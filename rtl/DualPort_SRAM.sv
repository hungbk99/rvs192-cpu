==> flow/design.v <==
package	RVS192_user_parameters;
	parameter	CACHE_BLOCK_SIZE = 64;	
	parameter	ICACHE_LINE = 128;				 
	parameter	ICACHE_WAY = 2;
	parameter	DCACHE_LINE = 32;				 
	parameter	DCACHE_WAY = 4;
	parameter 	DCACHE_WB_DEPTH = 10;
	parameter	L2_CACHE_LINE = 64;
	parameter 	L2_CACHE_WAY = 8;
	parameter 	L2_CACHE_WB_DEPTH = 16;
	parameter	GSHARE_HISTORY_LENGTH = 12;
	parameter 	LOCAL_HISTORY_LENGTH = 10;
	parameter	GSHARE_GPT_INDEX = 10;
	parameter 	LOCAL_LPT_INDEX = 10;
	parameter 	LOCAL_LHT_INDEX = 12;
	parameter 	BTB_INDEX = 8;
	parameter 	BTB_TAG_LENGTH = 30-BTB_INDEX;
endpackage
import 	RVS192_package::*;
import	RVS192_user_parameters::*;
module	DualPort_SRAM
#(parameter	SRAM_LENGTH = 8, parameter SRAM_DEPTH =16)
(
	output 	logic 	[SRAM_LENGTH-1:0]	data_out1, data_out2,	
	input	[SRAM_LENGTH-1:0]			data_in1, data_in2,	
	input	[$clog2(SRAM_DEPTH)-1:0]	addr1, addr2,
	input	wen1, wen2, clk
);
	logic	[SRAM_LENGTH-1:0]	SRAM	[SRAM_DEPTH-1:0];
	always_ff	@(posedge clk)
	begin
		if(wen1)
		begin
			SRAM[addr1] <= data_in1;
			data_out1 <= data_in1;
		end
		else
			data_out1 <= SRAM[addr1];	
	end
	always_ff @(posedge clk)
	begin
		if(wen2)
		begin
			SRAM[addr2] <= data_in2;
			data_out2 <= data_in2;			
		end
		else
			data_out2 <= SRAM[addr2];			
	end
endmodule
Tool chain data of DualPort_SRAM
Tool output for the design above, in the order of the flow.
Line numbers count from 1 in the design file above.
Cell names lack the library's common part.
{ "setup": {"top": "DualPort_SRAM", "clock_port": "clk", "cell_library": "sky130hd", "lib_corner": "tt_025C_1v80"} }

After elaboration
Source: Yosys, flattened and elaborated, memories not mapped. Widths are those after wreduce; folded enables and synchronous resets count as part of the registers. Registers that Yosys merges into a memory's read port (data or address) are not register bits. Print and check cells do not count. Equal cells are merged and count once.
Yosys's memory passes give these memory sizes; they may raise the number of words (mostly to a power of two), join words into wider ones and drop unused or constant bits.
{ "word_totals": {"reg_bits": 0, "mem_bits_rw": 128, "clocked_rd_ports_x_width": 16, "n_memories": 1, "in_bits": 27, "wordCells": 7} }
{ "memory_table": {"columns": ["memory", "size", "word_bits", "read_ports", "wr", "line", "rtl"], "rows": [
  ["SRAM", 16, 8, 2, 2, 29, "logic [SRAM_LENGTH-1:0] SRAM [SRAM_DEPTH-1:0];"]
]} }
{ "op_classes": {"n_mux": 6} }
{ "op_table": {"columns": ["op", "n"], "rows": [
  ["2-to-1 mux 8 bit", 2],
  ["2-to-1 mux 4 bit", 2],
  ["2-to-1 mux 1 bit", 2]
]} }

Longest topological paths
Depth = most cells in a row (Yosys ltp): at word level without a register or memory, in the mapped netlist without a sequential cell, where the memories' decode and read muxes count.
{ "depth": {"depth_word": 1, "abc_area": 0, "mapped_depth": 8, "depth_no_buf": 4} }

Mapped cells and area
Source: synth_stat.txt of the flow (Yosys; design flattened, memories mapped). It holds for the ABC_AREA given above (unset counts as 0); a run with the other value may have another netlist.
{ "mapped": {"mapped_cells": 653, "yosys_area_um2": 8176.6, "flip_flops": 144} }
{ "types": {"columns": ["cell_type", "n", "type_area_um2"], "rows": [
  ["edfxtp_1", 128, 3.84E+03],
  ["mux2i_1", 84, 840.806],
  ["mux2_2", 48, 540.518],
  ["mux4_2", 24, 540.518],
  ["dfxtp_1", 16, 320.307],
  ["o21ai_0", 64, 320.307],
  ["nand2_1", 64, 240.23],
  ["o22ai_1", 37, 231.472],
  ["mux4_1", 8, 210.202],
  ["buf_2", 23, 115.11],
  ["clkbuf_1", 23, 86.333],
  ["a22o_1", 9, 78.826],
  ["buf_6", 6, 67.565],
  ["nand3b_1", 9, 67.565],
  ["nand2b_1", 10, 62.56],
  ["a22oi_1", 8, 60.058],
  ["a21oi_1", 10, 50.048],
  ["nor2_1", 13, 48.797]
]} }
Not listed: further types 18, cells in them 69.

Path before layout
Source: OpenSTA report_checks on the synthesized netlist (no wires, ideal clock, input and output delay 20% of the period each), path of least setup slack; recovery checks are left aside. Register names are those of the netlist, which keeps one name where synthesis merged equal registers.
{ "synth_path": {"kind": "input to register", "from": "in addr2[1]", "to": "mem SRAM[0][0]", "clock_period_ns": 2.47, "setup_time_ns": 0.384, "arrival_ns": 2.065, "t_required_ns": 2.086, "path_slack_ns": 0.021, "delay_ns": 1.955, "path_stages": 7, "path_buffers": 4, "synth_period_reached_ns": 2.449} }
"delay_ns" is the arrival time less input delay plus setup time.
"path_stages" counts driving pins, that of a launching flip-flop among them; a cell with two outputs on the path counts twice.
"synth_period_reached_ns" = period - worst setup slack (recovery checks aside). The figure is calculated, with input and output delays left at 20% of the set period.
The rows between start and end are the longest chain of elaborated cells between them; the timing report does not say that the signal goes this way. Where chains are equally long, one stands for them.
A line is the first line of the expression or statement that the cell stems from. Yosys adds cells for indexed reads and writes and turns some case tables into memories.
{ "synth_via": {"cell_sequence": "buf_6 -> buf_12 -> buf_6 -> buf_2 -> nor2_1 -> nand2_1 -> o21ai_0", "elab_chain_cells": 1, "cone_cells": 1, "cone_classes": "mux: 1"} }
{ "synth_lines": {"columns": ["element", "line", "rtl"], "rows": [
  ["from (decl)", 26, "input [$clog2(SRAM_DEPTH)-1:0] addr1, addr2,"],
  ["2-to-1 mux 4 bit", 42, "if(wen2)"],
  ["to (decl)", 29, "logic [SRAM_LENGTH-1:0] SRAM [SRAM_DEPTH-1:0];"]
]} }

Worst path after layout
From the final timing report of run 1: the path of least setup slack in the routed layout; clock arrival at registers is part of the times.
{ "layout_path": {"kind": "input to register", "from": "in wen1", "to": "mem SRAM[0][4]", "clock_period_ns": 3.06, "setup_time_ns": 0.30, "arrival_ns": 2.48, "t_required_ns": 3.19, "path_slack_ns": 0.71, "path_stages": 7, "path_buffers": 3} }
The rows between start and end are the longest chain of elaborated cells between them; the timing report does not say that the signal goes this way. Where chains are equally long, one stands for them.
Only ways into the end's enable, where the timed path ends, are counted here.
{ "layout_via": {"cell_sequence": "clkdlybuf4s50_1 -> inv_1 -> nor3_1 -> buf_4 -> nand2_2 -> o21ai_1 -> buf_4", "elab_chain_cells": 1, "cone_cells": 2, "cone_classes": "mux: 2"} }
{ "layout_lines": {"columns": ["element", "line", "rtl"], "rows": [
  ["from (decl)", 27, "input wen1, wen2, clk"],
  ["2-to-1 mux 4 bit", 32, "if(wen1)"],
  ["to (decl)", 29, "logic [SRAM_LENGTH-1:0] SRAM [SRAM_DEPTH-1:0];"]
]} }

Memo
Re: implementation data of DualPort_SRAM

Module DualPort_SRAM, platform sky130hd: 2 stored runs of the flow (Yosys, OpenROAD) with differing settings, in no particular order. Input and output delays are each 20% of the period that was set; the output load is 0.01 pF.
"achieved clock period (ns)": clock period set for the run, less the worst setup slack. It is reckoned from that one timing run; input and output delays stay at 20% of the period that was set.
"worst setup path time (ns)" is the time allowed to the run's worst setup path (the clock period less input and output delay, where it has them) less its slack. Clock arrival times count: a late capture clock shortens it, a late launch clock lengthens it.
"finish__power__total" is the tool's figure for a default switching activity; nothing was simulated.

settings of run 1
{
  "period_ns": 3.06,
  "CORE_UTILIZATION": 47,
  "SETUP_SLACK_MARGIN": 0.62,
  "PLACE_DENSITY_LB_ADDON": 0.18,
  "CORE_ASPECT_RATIO": 0.91,
  "ABC_AREA": 0,
  "GPL_TIMING_DRIVEN": 1,
  "CTS_CLUSTER_DIAMETER": 251,
  "CAP_MARGIN": 20,
  "SLEW_MARGIN": 25,
  "CORE_MARGIN": 2
}
report of run 1
yosys chip area after synthesis (um^2): 8176.6
finish__design__die__area: 18468.8
finish__design__instance__area__stdcell: 9475.3
finish__design__instance__utilization: 0.5628
finish__timing__setup__ws: 0.710
finish__timing__setup__tns: 0.000
finish__timing__hold__ws: 0.770
finish__power__total: 4.850e-03
achieved clock period (ns): 2.350
worst setup path time (ns): 1.74
worst setup path kind: input to register

settings of run 2
{
  "period_ns": 3.02,
  "CORE_UTILIZATION": 32,
  "SETUP_SLACK_MARGIN": -0.0,
  "PLACE_DENSITY": 0.86,
  "TNS_END_PERCENT": 55,
  "GPL_TIMING_DRIVEN": 1,
  "GPL_ROUTABILITY_DRIVEN": 0,
  "CAP_MARGIN": 20,
  "CORE_MARGIN": 2,
  "SLEW_MARGIN": 20
}
report of run 2
yosys chip area after synthesis (um^2): 8176.6
finish__design__die__area: 26846.8
finish__design__instance__area__stdcell: 9619.2
finish__design__instance__utilization: 0.3831
finish__timing__setup__ws: 0.612
finish__timing__setup__tns: 0.000
finish__timing__hold__ws: 0.753
finish__power__total: 5.016e-03
achieved clock period (ns): 2.408
worst setup path time (ns): 1.80
worst setup path kind: input to register
