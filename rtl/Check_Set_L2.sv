==> flow/design.v <==
package	RVS192_user_parameters;
	parameter	CACHE_BLOCK_SIZE = 64;	
	parameter	ICACHE_LINE = 128;				 
	parameter	ICACHE_WAY = 2;
	parameter	DCACHE_LINE = 32;				 
	parameter	DCACHE_WAY = 4;
	parameter 	DCACHE_WB_DEPTH = 10;
	parameter	L2_CACHE_LINE = 64;
	parameter 	L2_CACHE_WAY = 8;
	parameter 	L2_CACHE_WB_DEPTH = 16;
	parameter	GSHARE_HISTORY_LENGTH = 12;
	parameter 	LOCAL_HISTORY_LENGTH = 10;
	parameter	GSHARE_GPT_INDEX = 10;
	parameter 	LOCAL_LPT_INDEX = 10;
	parameter 	LOCAL_LHT_INDEX = 12;
	parameter 	BTB_INDEX = 8;
	parameter 	BTB_TAG_LENGTH = 30-BTB_INDEX;
endpackage
module	Check_Set_L2
#(
parameter	CHECK_LINE = 128,
parameter 	KIND = "VALID"
)
(
	output										inst_check,
	output 										data_check,
	input			[$clog2(CHECK_LINE)-1:0]	inst_index,
	input			[$clog2(CHECK_LINE)-1:0]	data_index,	
	input 										inst_set,
	input 										data_set,
	input										inst_clear,
	input										data_clear,
	input 										clk,
	input 										rst_n
);
	logic 	[CHECK_LINE-1:0]	CHECK;
	generate
	if(KIND == "VALID") 
	begin
		always_ff @(posedge clk or negedge rst_n)
		begin
			if(!rst_n)
				CHECK <= '0;
			else begin 
				if(inst_set)
					CHECK[inst_index] <= 1'b1;
				if(data_set)
					CHECK[data_index] <= 1'b1;
			end
		end
		assign 	inst_check = CHECK[inst_index];
		assign	data_check = CHECK[data_index];
	end 
	else if(KIND == "DIRTY") 
	begin
		always_ff @(posedge clk or negedge rst_n)
		begin
			if(!rst_n)
				CHECK <= '0;
			else if(data_set)
				CHECK[data_index] <= 1'b1;
			else
			begin
				if(data_clear)
				CHECK[data_index] <= 1'b0;
				if(inst_clear)
				CHECK[inst_index] <= 1'b0;			
			end
		end
		assign 	inst_check = CHECK[inst_index];	
		assign 	data_check = CHECK[data_index];	
	end
	endgenerate
endmodule
# Step by step through the tools: Check_Set_L2
# Tool output for the design above, in the order of the flow.
# Lines are those of the file above, counted from 1.
# The mark n/a stands for no value.
# inputs
top	Check_Set_L2
clock_port	clk
library	sky130hd
lib_corner	tt_025C_1v80

# Word-level counts
# Yosys after proc, flatten, opt, wreduce and memory -nomap, before mapping. Enables and synchronous resets that opt folds into registers are not counted as muxes. Memory bits, and registers merged into a memory's read port (data or address), are not among the register bits. Print and check cells are not counted. Equal cells are merged and count once.
# classes
n_addsub	2
shifts	4
mux	2
n_logic	6
# op_table
op	count
variable shift 1 x 8 -> 128 bit with constant A	2
AND 128 bit	2
bitwise OR 128 bit	2
indexed select 128 x 7 -> 1 bit	2
inverter 128 bit	2
2-to-1 mux 128 bit	2
negator 7 -> 8 bit	2
# word_totals
reg_bits	128
elab_cells	15

# Logic depth
# Yosys ltp: most cells in a row. Word level: on the elaborated netlist, between registers, memories and ports. Mapped: between sequential cells and ports; inverters and the memories' decode and read muxes count.
# depth
ltp_word	9
ABC_AREA	0
depth_mapped	13
mapped_depth_nobuf	7

# Netlist
# The flow's flattened synthesis, as Yosys stat reports it; memories are mapped. The netlist is that of the ABC_AREA named above (0 if unset); the other value can give another one.
# by_type
type	count	type_area_um2
sky130_fd_sc_hd__dfrtp_1	128	3.2E+03
sky130_fd_sc_hd__a221o_1	127	1.27E+03
sky130_fd_sc_hd__mux4_2	46	1.04E+03
sky130_fd_sc_hd__nor2_1	60	225.216
sky130_fd_sc_hd__mux2_2	18	202.694
sky130_fd_sc_hd__buf_2	39	195.187
sky130_fd_sc_hd__mux4_1	6	157.651
sky130_fd_sc_hd__nand2_1	42	157.651
sky130_fd_sc_hd__nand3_1	22	110.106
sky130_fd_sc_hd__nor2b_1	16	100.096
sky130_fd_sc_hd__inv_1	25	93.84
sky130_fd_sc_hd__ha_1	7	87.584
sky130_fd_sc_hd__mux2i_1	7	70.067
sky130_fd_sc_hd__buf_6	6	67.565
sky130_fd_sc_hd__a221oi_1	6	52.55
sky130_fd_sc_hd__a22oi_1	7	52.55
sky130_fd_sc_hd__buf_4	7	52.55
sky130_fd_sc_hd__o211ai_1	7	52.55
# Other cell types: 53; their cells: 124.
# mapped
cells	700
area_um2	8167.8
sequential_area_um2	3203.1
ffs	128

# Timing after synthesis
# OpenSTA on the mapped netlist: ideal clock, no wires. The path of least setup slack (recovery checks aside). Input and output delay are each 20% of the period. Register names are those of the netlist, which keeps one name where synthesis merged equal registers.
# synth_timing
kind	input to output
start	input port data_index[0]
end	output port data_check
clock_period_ns	3.81
in_delay_ns	0.762
out_delay_ns	0.762
launch_ns	0.762
arrival_ns	2.220
required_time_ns	3.048
setup_slack_ns	0.828
delay_ns	1.458
stages	7
path_buffers	2
period_less_setup_slack_ns	2.982
# "delay_ns" = arrival - input delay + setup time.
# A path that ends at an output port has no setup time.
# "stages": output pins that drive a net of the path, with the launching flip-flop's if there is one; two outputs of one cell count as two.
# "period_less_setup_slack_ns" is the clock period less the worst setup slack; recovery checks do not enter. This is arithmetic on one report: input and output delays are still those of the set period (20% each).
# The rows between start and end are the longest chain of elaborated cells between them; the timing report does not say that the signal goes this way. Where chains are equally long, one stands for them.
# Each line given opens the expression or statement behind the cell; cells for indexed reads and writes are added by Yosys, which also makes memories of some case tables.
# synth_between
path_cell_list	sky130_fd_sc_hd__buf_6 -> sky130_fd_sc_hd__buf_12 -> sky130_fd_sc_hd__mux4_2 -> sky130_fd_sc_hd__a22oi_2 -> sky130_fd_sc_hd__a311oi_1 -> sky130_fd_sc_hd__o41ai_2 -> sky130_fd_sc_hd__o31ai_1
elab_chain_len	1
# synth_rtl
item	line_no	text
from (decl)	28	input [$clog2(CHECK_LINE)-1:0] data_index,
indexed select 128 x 7 -> 1 bit	52	assign data_check = CHECK[data_index];
to (decl)	26	output data_check,

# Timing after layout
# From the final timing report of record 1: the path of least setup slack in the routed layout; clock arrival at registers is part of the times.
# layout_timing
kind	register to output
start	register CHECK[57]
end	output port data_check
clock_period_ns	1.81
out_delay_ns	0.36
launch_ns	0.44
arrival_ns	2.49
required_time_ns	1.45
setup_slack_ns	-1.04
stages	7
path_buffers	1
# The rows between start and end are the longest chain of elaborated cells between them; the timing report does not say that the signal goes this way. Where chains are equally long, one stands for them.
# At most two assigning lines are given for a register; there are more.
# layout_between
path_cell_list	sky130_fd_sc_hd__dfrtp_1 -> sky130_fd_sc_hd__mux4_2 -> sky130_fd_sc_hd__a22oi_2 -> sky130_fd_sc_hd__a311oi_2 -> sky130_fd_sc_hd__o41ai_2 -> sky130_fd_sc_hd__o31ai_2 -> sky130_fd_sc_hd__buf_2
elab_chain_len	1
# layout_rtl
item	line_no	text
from (decl)	36	logic [CHECK_LINE-1:0] CHECK;
from (assign)	43	CHECK <= '0;
from (assign)	46	CHECK[inst_index] <= 1'b1;
indexed select 128 x 7 -> 1 bit	52	assign data_check = CHECK[data_index];
to (decl)	26	output data_check,

# Record of 2 stored runs of the RTL-to-layout flow on Check_Set_L2, platform sky130hd. The runs are unordered. Constraints: input delay and output delay 20% of the set period each, output load 0.01 pF.
# "achieved_period_ns" is the run's clock period less its worst setup slack. It is reckoned from that one timing run; input and output delays stay at 20% of the period that was set.
# "worst_path_time_ns" = time allowed to the worst setup path (clock period - input delay - output delay, where it has them) - its slack; a late launch clock adds to it, a late capture clock takes from it.
# "design_power_mw" rests on the timing tool's default activity at the inputs, not on a simulated workload.
# Settings: -- = not set for that run.
stored run	period_ns	CORE_UTILIZATION	SETUP_SLACK_MARGIN	PLACE_DENSITY_LB_ADDON	CORE_MARGIN	CELL_PAD_IN_SITES_GLOBAL_PLACEMENT	TNS_END_PERCENT	CTS_CLUSTER_DIAMETER	CAP_MARGIN	SLEW_MARGIN	synthArea_um2	die_footprint_um2	cell_area_final_um2	util_frac	setup_worst_slack_ns	tns_setup_ns	design_power_mw	achieved_period_ns	worst_path_time_ns	path_kind
record 1	1.81	22	-0.18	0.17	6	1	25	399	15	20	8167.8	41893.9	12973.7	0.355	-1.044	-31.570	12.650	2.854	2.49	register to output
record 2	3.14	40	0.52	--	2	--	--	--	20	20	8167.8	21578.1	10451.3	0.52	0.063	0.000	6.357	3.077	1.82	input to output
